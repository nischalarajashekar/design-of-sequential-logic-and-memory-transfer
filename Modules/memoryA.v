==> flow/design.v <==
`timescale 1ns / 1ps
module memory_A(DOut1, AddrA, WEA, DataInA, clock);
    output [7:0] DOut1;
    input [2:0] AddrA;
    input WEA;
    input [7:0] DataInA;
    input clock;
    reg [7:0] SRAM [7:0];
    reg [7:0] DOut1;
    wire [2:0] AddrA;
    wire [7:0] DataInA;
    always @ (posedge clock)
    begin
        if (WEA==1)
            SRAM[AddrA] <= DataInA;
        else if (WEA==0)
            DOut1 <= SRAM[AddrA];
    end
endmodule
* Step by step through the tools: memory_A
What the tools print for memory_A, step after step. Line numbers count from 1 in the design file above. Library cell names are shortened. A cell with n/a has no value.
Design: design top memory_A, clock input clock, standard-cell library sky130hd, timing corner tt_025C_1v80

* Elaborated design
Counts by Yosys on the flattened word-level netlist (proc, flatten, opt, wreduce; memories kept). Register bits leave out memories and registers merged into their read ports (data or address); mux counts leave out enables and synchronous resets folded into registers. Print and check cells are left out. Cells with the same type and inputs are merged into one. Yosys's memory passes give these memory sizes; they may raise the number of words (mostly to a power of two), join words into wider ones and drop unused or constant bits.
Bit counts: memories kept 1, bits in writable memories 64, bits in registers 0, clocked read ports x word width 8, output and inout port bits 8, input port bits 13
Cells by class: muxes and demuxes 3, reductions and logical operators 1
Memories:
- SRAM | words 8, width 8, rd ports 1, wr ports 1, line 8 | reg [7:0] SRAM [7:0];
Operators with widths (number):
- two-way mux 8 bit | 1
- two-way mux 3 bit | 1
- zero test 1 bit | 1
- two-way mux 1 bit | 1

* Longest topological paths
Yosys ltp: most cells in a row. Word level: on the elaborated netlist, between registers, memories and ports. Mapped: between sequential cells and ports; inverters and the memories' decode and read muxes count.
Logic depth: word-level depth 1, ABC_AREA 0, mapped depth 6, depth with buffers taken out 3

* Mapped cells and area
Source: synth_stat.txt of the flow (Yosys; design flattened, memories mapped). It holds for the ABC_AREA given above (unset counts as 0); a run with the other value may have another netlist.
Synthesis totals: area of sequential cells 2162.1 µm², mapped flip-flops 72, mapped cells 141, synthesis area 2801.4 µm²
Cell types:
- edfxtp_1 | number 72, area in all 2.16E+03 µm²
- mux4_1 | number 8, area in all 210.202 µm²
- mux2i_1 | number 10, area in all 100.096 µm²
- mux2_2 | number 4, area in all 45.043 µm²
- nor2_1 | number 8, area in all 30.029 µm²
- o22ai_1 | number 4, area in all 25.024 µm²
- buf_6 | number 2, area in all 22.522 µm²
- a311o_1 | number 2, area in all 20.019 µm²
- nand2b_1 | number 3, area in all 18.768 µm²
- a211o_1 | number 2, area in all 17.517 µm²
- a211oi_1 | number 2, area in all 15.014 µm²
- buf_2 | number 3, area in all 15.014 µm²
- nand2_1 | number 4, area in all 15.014 µm²
- nand3b_1 | number 2, area in all 15.014 µm²
- nor3_1 | number 3, area in all 15.014 µm²
- inv_1 | number 3, area in all 11.261 µm²
- mux2_1 | number 1, area in all 11.261 µm²
- a21oi_1 | number 2, area in all 10.01 µm²
Other cell types: 6; their cells: 6.

* Timing after synthesis
OpenSTA on the mapped netlist: ideal clock, no wires. The path of least setup slack (recovery checks aside). Input and output delay are each 20% of the period. Register names are those of the netlist, which keeps one name where synthesis merged equal registers.
Timing path after synthesis: kind input-to-reg, from input AddrA[2], to memory SRAM[0][0], arrival 1.653 ns, input delay 0.518 ns, library setup time 0.383 ns, path delay 1.518 ns, setup slack 0.554 ns, clock period 2.59 ns, driving pins on the path 4, buffers on the path 2, required time 2.207 ns, synthesis period reached 2.036 ns
"path delay" = arrival - input delay + setup time. "driving pins on the path" counts driving pins, that of a launching flip-flop among them; a cell with two outputs on the path counts twice. "synthesis period reached" = period - worst setup slack (recovery checks aside). The figure is calculated, with input and output delays left at 20% of the set period. The rows between start and end are the longest chain of elaborated cells between them; the timing report does not say that the signal goes this way. Where chains are equally long, one stands for them. A line is the first line of the expression or statement that the cell stems from. Yosys adds cells for indexed reads and writes and turns some case tables into memories.
On the way, after synthesis: cells stage by stage buf_2 -> buf_2 -> nand2b_1 -> nor3_1, length of the longest elaborated chain 1
Ends and longest elaborated chain, after synthesis:
- start: declaration | line 4 | input [2:0] AddrA;
- two-way mux 3 bit | line 14 | if (WEA==1)
- end: declaration | line 8 | reg [7:0] SRAM [7:0];

* Worst path after layout
Path of least setup slack in the final report of run 1 (OpenROAD, finished layout, wires in). Where an end is a register, its clock arrival counts in the times.
Timing path after layout: kind input-to-reg, from input AddrA[1], to register DOut1[4], input delay 0.35 ns, required time 1.85 ns, buffers on the path 2, arrival 1.77 ns, driving pins on the path 4, library setup time 0.24 ns, clock period 1.75 ns, setup slack 0.07 ns
On the way, after layout: cells stage by stage clkdlybuf4s50_1 -> clkbuf_4 -> mux4_1 -> mux2_2
Ends and longest elaborated chain, after layout:
- start: declaration | line 4 | input [2:0] AddrA;
- end: declaration | line 3 | output [7:0] DOut1;
No chain of elaborated cells between the ends is given.

Wiki page: memory_A / flow data

Top module memory_A; platform sky130hd; tools Yosys and OpenROAD; 2 stored runs in no particular order. Input and output delays are each 20% of the period that was set; the output load is 0.01 pF.
"clock period achieved": clock period set for the run, less the worst setup slack. It is reckoned from that one timing run; input and output delays stay at 20% of the period that was set.
"time used up by the worst setup path" means the part of the period allowed to the worst setup path (the constraints hold back 20% at inputs and 20% at outputs) less its slack; where the path has registers, the arrival times of their clocks count too.
By "total power after layout" is meant OpenSTA's value without simulated activity: inputs other than the clock are taken to toggle once in ten clock periods, and the tool carries that through the logic.

* Run 1 | settings: period_ns 1.75; CORE_UTILIZATION 42; PLACE_DENSITY 0.38; HOLD_SLACK_MARGIN 0.12; GPL_TIMING_DRIVEN 0; CTS_CLUSTER_SIZE 66; CTS_CLUSTER_DIAMETER 181; CAP_MARGIN 10; SLEW_MARGIN 20; CORE_MARGIN 2 | results: final utilization 0.541; lowest setup slack 0.075 ns; setup total negative slack 0.000 ns; standard-cell area of the final layout 3,455.8 µm²; clock period achieved 1.675 ns; total power after layout 3,634 uW; mapped cell area after synthesis 2,801.4 µm²; time used up by the worst setup path 1.33 ns; worst setup path type input-to-reg; worst hold slack in the final report 0.599 ns; die area 7,339.4 µm²
* Run 2 | settings: period_ns 2.24; CORE_UTILIZATION 39; SETUP_SLACK_MARGIN 0.58; PLACE_DENSITY 0.47; CELL_PAD_IN_SITES_GLOBAL_PLACEMENT 0; CELL_PAD_IN_SITES_DETAIL_PLACEMENT 1; GPL_ROUTABILITY_DRIVEN 0; CTS_CLUSTER_SIZE 34; MAX_ROUTING_LAYER met5; CAP_MARGIN 20; CORE_MARGIN 2; SLEW_MARGIN 20 | results: clock period achieved 1.581 ns; standard-cell area of the final layout 3,597.2 µm²; final utilization 0.524; worst hold slack in the final report 0.582 ns; lowest setup slack 0.659 ns; time used up by the worst setup path 1.13 ns; worst setup path type input-to-reg; setup total negative slack 0.000 ns; total power after layout 2,750 uW; mapped cell area after synthesis 2,801.4 µm²; die area 7,877.4 µm²

==> flow/design.v <==
`timescale 1ns / 1ps
module ALU (Result, Q, AddOut, SubOut, sign, D, clock);
    output [7:0] Result;
    output [7:0] Q;
    output [7:0] AddOut;
    output [7:0] SubOut;
    output sign;
    input [7:0] D;
    input clock;
    wire [7:0] D;
    wire clock;
    reg [7:0] Q;
    reg sign;
    reg [7:0] addOut;
    reg [7:0] subOut;
    reg [7:0] Result;
    always @ (posedge clock)
    begin
    Q <= D;
    if(Q >= D)
    sign <= 0;
    else
    sign <= 1;
    addOut <= D+Q;
    subOut <= Q-D;
    end
    always @ (addOut or subOut or sign)
    begin
    case(sign)
    1:Result <= addOut;
    0:Result <= subOut;
    endcase
    end
endmodule
# Reports on ALU
# What the tools print for ALU, step after step.
# Lines are those of the file above, counted from 1.
# Operators: Yosys type, input widths -> output width; for muxes data width and select width s.
# A cell with n/a has no value.
[setup]
top = "ALU"
clock = "clock"
library = "sky130hd"
lib_corner = "tt_025C_1v80"

# After elaboration
# Counts by Yosys on the flattened word-level netlist (proc, flatten, opt, wreduce; memories kept). Register bits leave out memories and registers merged into their read ports (data or address); mux counts leave out enables and synchronous resets folded into registers. Print and check cells are left out. Cells with the same type and inputs are merged into one.
[word_totals]
regBits = 25
latchBits = 0
ram_bits = 0
rom_bits = 0
clocked_rd_ports_x_width = 0
mem_count = 0
in_bits = 9
out_inout_bits = 33
elab_cells = 10
[classes]
n_addsub = 2
mul = 0
div = 0
compare = 1
equal = 0
n_shift = 0
mux = 2
bitwise = 1
reduce_and_logical = 0
[op_table]
columns = ["cell", "count"]
rows = [
  ["$pmux 8 s2", 1],
  ["$add 8x8->8", 1],
  ["$sub 8x8->8", 1],
  ["$ge 8x8->1", 1],
  ["$not 1->1", 1],
  ["$mux 1", 1],
]

# Logic depth
# Yosys ltp: most cells in a row. Word level: on the elaborated netlist, between registers, memories and ports. Mapped: between sequential cells and ports; inverters and the memories' decode and read muxes count.
[logic_depth]
ltp_word = 2
ABC_AREA = 0
depth_mapped = 8

# After synthesis
# The flow's flattened synthesis, as Yosys stat reports it; memories are mapped. The netlist is that of the ABC_AREA named above (0 if unset); the other value can give another one.
# The area totals of this step are shown rounded.
[mapped]
mapped_cells = 142
mapped_area_um2 = 1400
seq_area_um2 = 480
flip_flops = 24
n_buf = 23
[by_type]
columns = ["cell_type", "count", "type_area_um2"]
rows = [
  ["sky130_fd_sc_hd__dfxtp_1", 24, 480.461],
  ["sky130_fd_sc_hd__ha_1", 15, 187.68],
  ["sky130_fd_sc_hd__buf_4", 17, 127.622],
  ["sky130_fd_sc_hd__mux2_2", 7, 78.826],
  ["sky130_fd_sc_hd__xnor2_1", 7, 61.309],
  ["sky130_fd_sc_hd__inv_1", 15, 56.304],
  ["sky130_fd_sc_hd__a21oi_1", 8, 40.038],
  ["sky130_fd_sc_hd__fa_1", 2, 40.038],
  ["sky130_fd_sc_hd__xor2_1", 3, 26.275],
  ["sky130_fd_sc_hd__a211oi_1", 3, 22.522],
  ["sky130_fd_sc_hd__nor2_1", 6, 22.522],
  ["sky130_fd_sc_hd__o21bai_1", 3, 22.522],
  ["sky130_fd_sc_hd__o21ai_0", 4, 20.019],
  ["sky130_fd_sc_hd__nand2b_1", 2, 12.512],
  ["sky130_fd_sc_hd__nand4_1", 2, 12.512],
  ["sky130_fd_sc_hd__nor2b_1", 2, 12.512],
  ["sky130_fd_sc_hd__buf_6", 1, 11.261],
  ["sky130_fd_sc_hd__clkbuf_1", 3, 11.261],
]
# Other cell types: 17; their cells: 18.

# Worst setup path after synthesis
# OpenSTA on the mapped netlist: ideal clock, no wires. The path of least setup slack (recovery checks aside). Input and output delay are each 20% of the period. Register names are those of the netlist, which keeps one name where synthesis merged equal registers.
[synth_timing]
kind = "input port to flip-flop"
startpoint = "input port D[0]"
endpoint = "register subOut[6]"
clock_period_ns = 2.16
setup_time_ns = 0.127
launch_ns = 0.432
t_arrival_ns = 1.720
path_slack_ns = 0.312
path_delay_ns = 1.415
driving_pins = 7
period_less_setup_slack_ns = 1.848
# "path_delay_ns" = arrival - input delay + setup time.
# "driving_pins" counts driving pins, that of a launching flip-flop among them; a cell with two outputs on the path counts twice.
# "period_less_setup_slack_ns" = period - worst setup slack (recovery checks aside). The figure is calculated, with input and output delays left at 20% of the set period.
# The rows between start and end are the longest chain of elaborated cells between them; the timing report does not say that the signal goes this way. Where chains are equally long, one stands for them.
# Each line given opens the expression or statement behind the cell; cells for indexed reads and writes are added by Yosys, which also makes memories of some case tables.
[synth_via]
cell_sequence = "sky130_fd_sc_hd__ha_1 sky130_fd_sc_hd__inv_1 sky130_fd_sc_hd__fa_1 sky130_fd_sc_hd__a21o_1 sky130_fd_sc_hd__a311o_1 sky130_fd_sc_hd__a21oi_2 sky130_fd_sc_hd__xnor2_1"
elab_chain_cells = 1
cells_between = 1
classes_between = "add/sub (1)"
[synth_rtl]
columns = ["item", "line_no", "source"]
rows = [
  ["from (decl)", 8, "input [7:0] D;"],
  ["$sub 8x8->8", 25, "subOut <= Q-D;"],
  ["to (assign)", 25, ""],
  ["to (decl)", 15, "reg [7:0] subOut;"],
]

# Timing after layout
# Path of least setup slack in the final report of stored run 2 (OpenROAD, finished layout, wires in). Where an end is a register, its clock arrival counts in the times.
[layout_timing]
kind = "input port to flip-flop"
startpoint = "input port D[0]"
endpoint = "register subOut[6]"
clock_period_ns = 3.34
setup_time_ns = 0.06
launch_ns = 0.67
t_arrival_ns = 2.68
path_slack_ns = 0.86
driving_pins = 8
# The rows between start and end are the longest chain of elaborated cells between them; the timing report does not say that the signal goes this way. Where chains are equally long, one stands for them.
[layout_via]
cell_sequence = "sky130_fd_sc_hd__clkdlybuf4s50_1 sky130_fd_sc_hd__ha_1 sky130_fd_sc_hd__inv_1 sky130_fd_sc_hd__fa_1 sky130_fd_sc_hd__a21o_1 sky130_fd_sc_hd__a311o_1 sky130_fd_sc_hd__a21oi_2 sky130_fd_sc_hd__xnor2_1"
elab_chain_cells = 1
cells_between = 1
classes_between = "add/sub (1)"
[layout_rtl]
columns = ["item", "line_no", "source"]
rows = [
  ["from (decl)", 8, "input [7:0] D;"],
  ["$sub 8x8->8", 25, "subOut <= Q-D;"],
  ["to (assign)", 25, ""],
  ["to (decl)", 15, "reg [7:0] subOut;"],
]

Data sheet: physical implementation of ALU

Settings and measured results of 2 stored flow runs for module ALU (sky130hd), not sorted in any way. The constraints put input and output delay at 20% of the set period each and load the outputs with 0.01 pF.
"clock_period_reached_ns" means the clock period less the worst setup slack. The figure is calculated, with input and output delays left at 20% of the set period.
"worst_path_allowed_less_slack_ns" is the time allowed to the run's worst setup path (the clock period less input and output delay, where it has them) less its slack. Clock arrival times count: a late capture clock shortens it, a late launch clock lengthens it.
"fin_power_uw" is the tool's figure for a default switching activity; nothing was simulated.
The results are shown rounded.

# stored run 1
==> flow/run.sh <==
#!/bin/bash
# the make line also repeats the synthesis and layout settings of config.mk as NAME=value (left out here)
make -C /OpenROAD-flow-scripts/flow DESIGN_CONFIG=/design/flow/config.mk WORK_HOME=/design/flow/orfs CLKGATE_MAP_FILE= finish
==> flow/config.mk <==
export PLATFORM = sky130hd
export DESIGN_NAME = ALU
export DESIGN_NICKNAME = ALU
export VERILOG_FILES = /design/flow/design.v
export SDC_FILE = /design/flow/constraint.sdc
export NUM_CORES = 4
export LEC_CHECK = 0
export CAP_MARGIN = 20
export CORE_MARGIN = 2
export CORE_UTILIZATION = 66
export CTS_CLUSTER_SIZE = 31
export GPL_ROUTABILITY_DRIVEN = 1
export HOLD_SLACK_MARGIN = 0.09
export MAX_ROUTING_LAYER = met4
export MIN_ROUTING_LAYER = met1
export PLACE_DENSITY = 0.85
export SETUP_SLACK_MARGIN = 0.26
export SLEW_MARGIN = 20
==> flow/constraint.sdc <==
create_clock -name core_clock -period 1.29 [get_ports {clock}]
set_input_delay 0.2580 -clock core_clock [delete_from_list [all_inputs] [get_ports {clock}]]
set_output_delay 0.2580 -clock core_clock [all_outputs]
set_load 0.01 [all_outputs]

==> stored run 1: results <==
outcome="incomplete, placement halted on DPL-0033"

# stored run 2
==> flow/run.sh <==
#!/bin/bash
# the make line also repeats the synthesis and layout settings of config.mk as NAME=value (left out here)
make -C /OpenROAD-flow-scripts/flow DESIGN_CONFIG=/design/flow/config.mk WORK_HOME=/design/flow/orfs CLKGATE_MAP_FILE= finish
==> flow/config.mk <==
export PLATFORM = sky130hd
export DESIGN_NAME = ALU
export DESIGN_NICKNAME = ALU
export VERILOG_FILES = /design/flow/design.v
export SDC_FILE = /design/flow/constraint.sdc
export NUM_CORES = 4
export LEC_CHECK = 0
export CAP_MARGIN = 20
export CORE_ASPECT_RATIO = 0.91
export CORE_MARGIN = 2
export CORE_UTILIZATION = 22
export CTS_CLUSTER_SIZE = 96
export GPL_ROUTABILITY_DRIVEN = 0
export HOLD_SLACK_MARGIN = -0.08
export MAX_ROUTING_LAYER = met5
export PLACE_DENSITY_LB_ADDON = 0.15
export SLEW_MARGIN = 30
==> flow/constraint.sdc <==
create_clock -name core_clock -period 3.34 [get_ports {clock}]
set_input_delay 0.6680 -clock core_clock [delete_from_list [all_inputs] [get_ports {clock}]]
set_output_delay 0.6680 -clock core_clock [all_outputs]
set_load 0.01 [all_outputs]

==> stored run 2: results <==
yosys_chip_area_um2=1400
total_die_area_um2=6900
cell_area_final_um2=1700
fin_util_pct=27
worstSetupSlack_ns=0.86
setup_tns_ns=0.000
hold_ws_ns=0.59
fin_power_uw=770
clock_period_reached_ns=2.481
worst_path_allowed_less_slack_ns=1.81
critical_path_type="input port to flip-flop"
